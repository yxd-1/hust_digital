==> flow/design.v <==
`timescale 1ns / 1ps
module led(
    input clk,
    input reset,
    output [3:0] led_out
    );
	 reg [26:0] counter;
	 always @(posedge clk)
		if(reset)
			counter <= 0;
		else
		counter <= counter + 1;
	 assign led_out = counter[26:23];
endmodule
From RTL to reports: led. What the tools print for led, step after step. Line numbers count from 1 in the design file above. Cell names lack the library's common part. The mark - stands for no value.

Design top: led. Clock: clk. Cell library: sky130hd. Corner: tt_025C_1v80.

Elaborated design. Yosys after proc, flatten, opt, wreduce and memory -nomap, before mapping. Enables and synchronous resets that opt folds into registers are not counted as muxes. Memory bits, and registers merged into a memory's read port (data or address), are not among the register bits. Print and check cells are not counted. Equal cells are merged and count once.

The figure for add/sub/neg operators is 1.

Operators by type and width (count): adder 27 x 1 -> 27 bit with constant B (1).

The entry for output and inout port bits reads 4. Under register bits after elaboration stands 27.

Logic depth. Yosys ltp: most cells in a row. Word level: on the elaborated netlist, between registers, memories and ports. Mapped: between sequential cells and ports; inverters and the memories' decode and read muxes count.

Depth in word-level cells: 1. Under ABC_AREA stands 0. For depth in mapped cells the number is 6. For gate-level depth less buffers the number is 5.

Mapped cells and area. Source: synth_stat.txt of the flow (Yosys; design flattened, memories mapped). It holds for the ABC_AREA given above (unset counts as 0); a run with the other value may have another netlist.

Cells by type: dfxtp_1 (count 27, area in all 540.518 um^2); or4_1 (count 11, area in all 82.579 um^2); o31ai_1 (count 10, area in all 75.072 um^2); a21oi_1 (count 14, area in all 70.067 um^2); xnor2_1 (count 8, area in all 70.067 um^2); nor2_1 (count 12, area in all 45.043 um^2); buf_4 (count 5, area in all 37.536 um^2); nand3_1 (count 7, area in all 35.034 um^2); nand2_1 (count 9, area in all 33.782 um^2); o21ai_0 (count 5, area in all 25.024 um^2); or3_1 (count 4, area in all 25.024 um^2); nand3_2 (count 2, area in all 20.019 um^2); inv_1 (count 5, area in all 18.768 um^2); nand4_1 (count 3, area in all 18.768 um^2); nor4_1 (count 3, area in all 18.768 um^2); and4_1 (count 2, area in all 17.517 um^2); xor2_1 (count 2, area in all 17.517 um^2); and3_1 (count 2, area in all 12.512 um^2).

Other cell types: 9; their cells: 13.

Under mapped flip-flops stands 27. Under buffer cells stands 10. For cells in the netlist the number is 144. For cell area after synthesis the number is 1260.0 um^2. Under sequential part of the area stands 540.5 um^2.

Worst setup path after synthesis. Path of least setup slack by OpenSTA after synthesis, without wires, with an ideal clock, recovery checks aside; 20% of the period is set as input and as output delay. Where synthesis merged equal registers, the netlist keeps one of their names.

Path type: register -> register. Start: register counter[0]. End: register counter[20]. The entry for data arrival time reads 1.865 ns. The entry for stages on the path reads 7. The entry for clock period reads 3.54 ns. Under path buffers stands 1. The entry for slack reads 1.605 ns. For data required time the number is 3.470 ns. The entry for path delay reads 1.935 ns. The figure for synthesis period reached is 1.935 ns.

"path delay" = arrival - input delay + setup time. "stages on the path": output pins that drive a net of the path, with the launching flip-flop's if there is one; two outputs of one cell count as two. "synthesis period reached" = period - worst setup slack (recovery checks aside). The figure is calculated, with input and output delays left at 20% of the set period. The rows between start and end are the longest chain of elaborated cells between them; the timing report does not say that the signal goes this way. Where chains are equally long, one stands for them. Each line given opens the expression or statement behind the cell; cells for indexed reads and writes are added by Yosys, which also makes memories of some case tables.

Cell sequence: dfxtp_1 -> ha_1 -> nand4_2 -> or3_4 -> buf_6 -> or4_1 -> a21oi_1. Length of the longest elaborated chain: 1. The entry for elaborated cells on any way between the ends reads 1. Under RTL lines with such cells stands 1. Those cells by class: add/sub: 1.

RTL lines, path after synthesis: from (decl) (RTL line 7) `reg [26:0] counter;`; from (assign) (RTL line 10) `counter <= 0;`; from (assign) (RTL line 12) `counter <= counter + 1;`; adder 27 x 1 -> 27 bit (RTL line 12); to (assign) (RTL line 10); to (assign) (RTL line 12); to (decl) (RTL line 7).

Worst path after layout. Path of least setup slack in the final report of run A (OpenROAD, finished layout, wires in). Where an end is a register, its clock arrival counts in the times.

Path type: register -> register. Start: register counter[0]. End: register counter[24]. The entry for slack reads 1.46 ns. The entry for clock period reads 3.57 ns. The entry for stages on the path reads 6. Under path buffers stands 0. For data required time the number is 3.78 ns. The entry for data arrival time reads 2.31 ns.

The rows between start and end are the longest chain of elaborated cells between them; the timing report does not say that the signal goes this way. Where chains are equally long, one stands for them.

Cell sequence: dfxtp_1 -> ha_1 -> nand4_2 -> or3_4 -> or4_1 -> a21oi_1. Length of the longest elaborated chain: 1. The entry for elaborated cells on any way between the ends reads 1. Under RTL lines with such cells stands 1. Those cells by class: add/sub: 1.

RTL lines, path after layout: from (decl) (RTL line 7) `reg [26:0] counter;`; from (assign) (RTL line 10) `counter <= 0;`; from (assign) (RTL line 12) `counter <= counter + 1;`; adder 27 x 1 -> 27 bit (RTL line 12); to (assign) (RTL line 10); to (assign) (RTL line 12); to (decl) (RTL line 7).

Stored flow runs of led (2 of them; Yosys, OpenROAD, sky130hd). They differ in their settings and are not a sequence. Constraints: input delay and output delay 20% of the set period each, output load 0.01 pF. By "total power of the final layout" is meant OpenSTA's value without simulated activity: inputs other than the clock are taken to toggle once in ten clock periods, and the tool carries that through the logic.

Run A has these settings: period_ns 3.57; CORE_UTILIZATION 35; PLACE_DENSITY 0.59; CORE_ASPECT_RATIO 1.72; CELL_PAD_IN_SITES_GLOBAL_PLACEMENT 3; CTS_CLUSTER_SIZE 18; CTS_CLUSTER_DIAMETER 165; CAP_MARGIN 20; CORE_MARGIN 2; SLEW_MARGIN 20. The total power of the final layout comes to 0.4914 mW. The area inside the die boundary reads 4113.6 um^2. The worst setup slack after layout stands at 1.462 ns. The utilization after routing reads 39.5%. For the area of the synthesized netlist the run shows 1260.0 um^2. The measured worst hold slack is 0.470 ns.

Run B has these settings: period_ns 3.09; CORE_UTILIZATION 27; PLACE_DENSITY_LB_ADDON 0.03; TNS_END_PERCENT 45; GPL_TIMING_DRIVEN 0; CTS_CLUSTER_SIZE 96; CTS_CLUSTER_DIAMETER 262; MAX_ROUTING_LAYER met4; CAP_MARGIN 20; CORE_MARGIN 2; SLEW_MARGIN 20. The total power of the final layout comes to 0.5682 mW. The area inside the die boundary reads 5228.7 um^2. The worst setup slack after layout stands at 0.953 ns. The utilization after routing reads 31.9%. For the area of the synthesized netlist the run shows 1260.0 um^2. The measured worst hold slack is 0.466 ns.
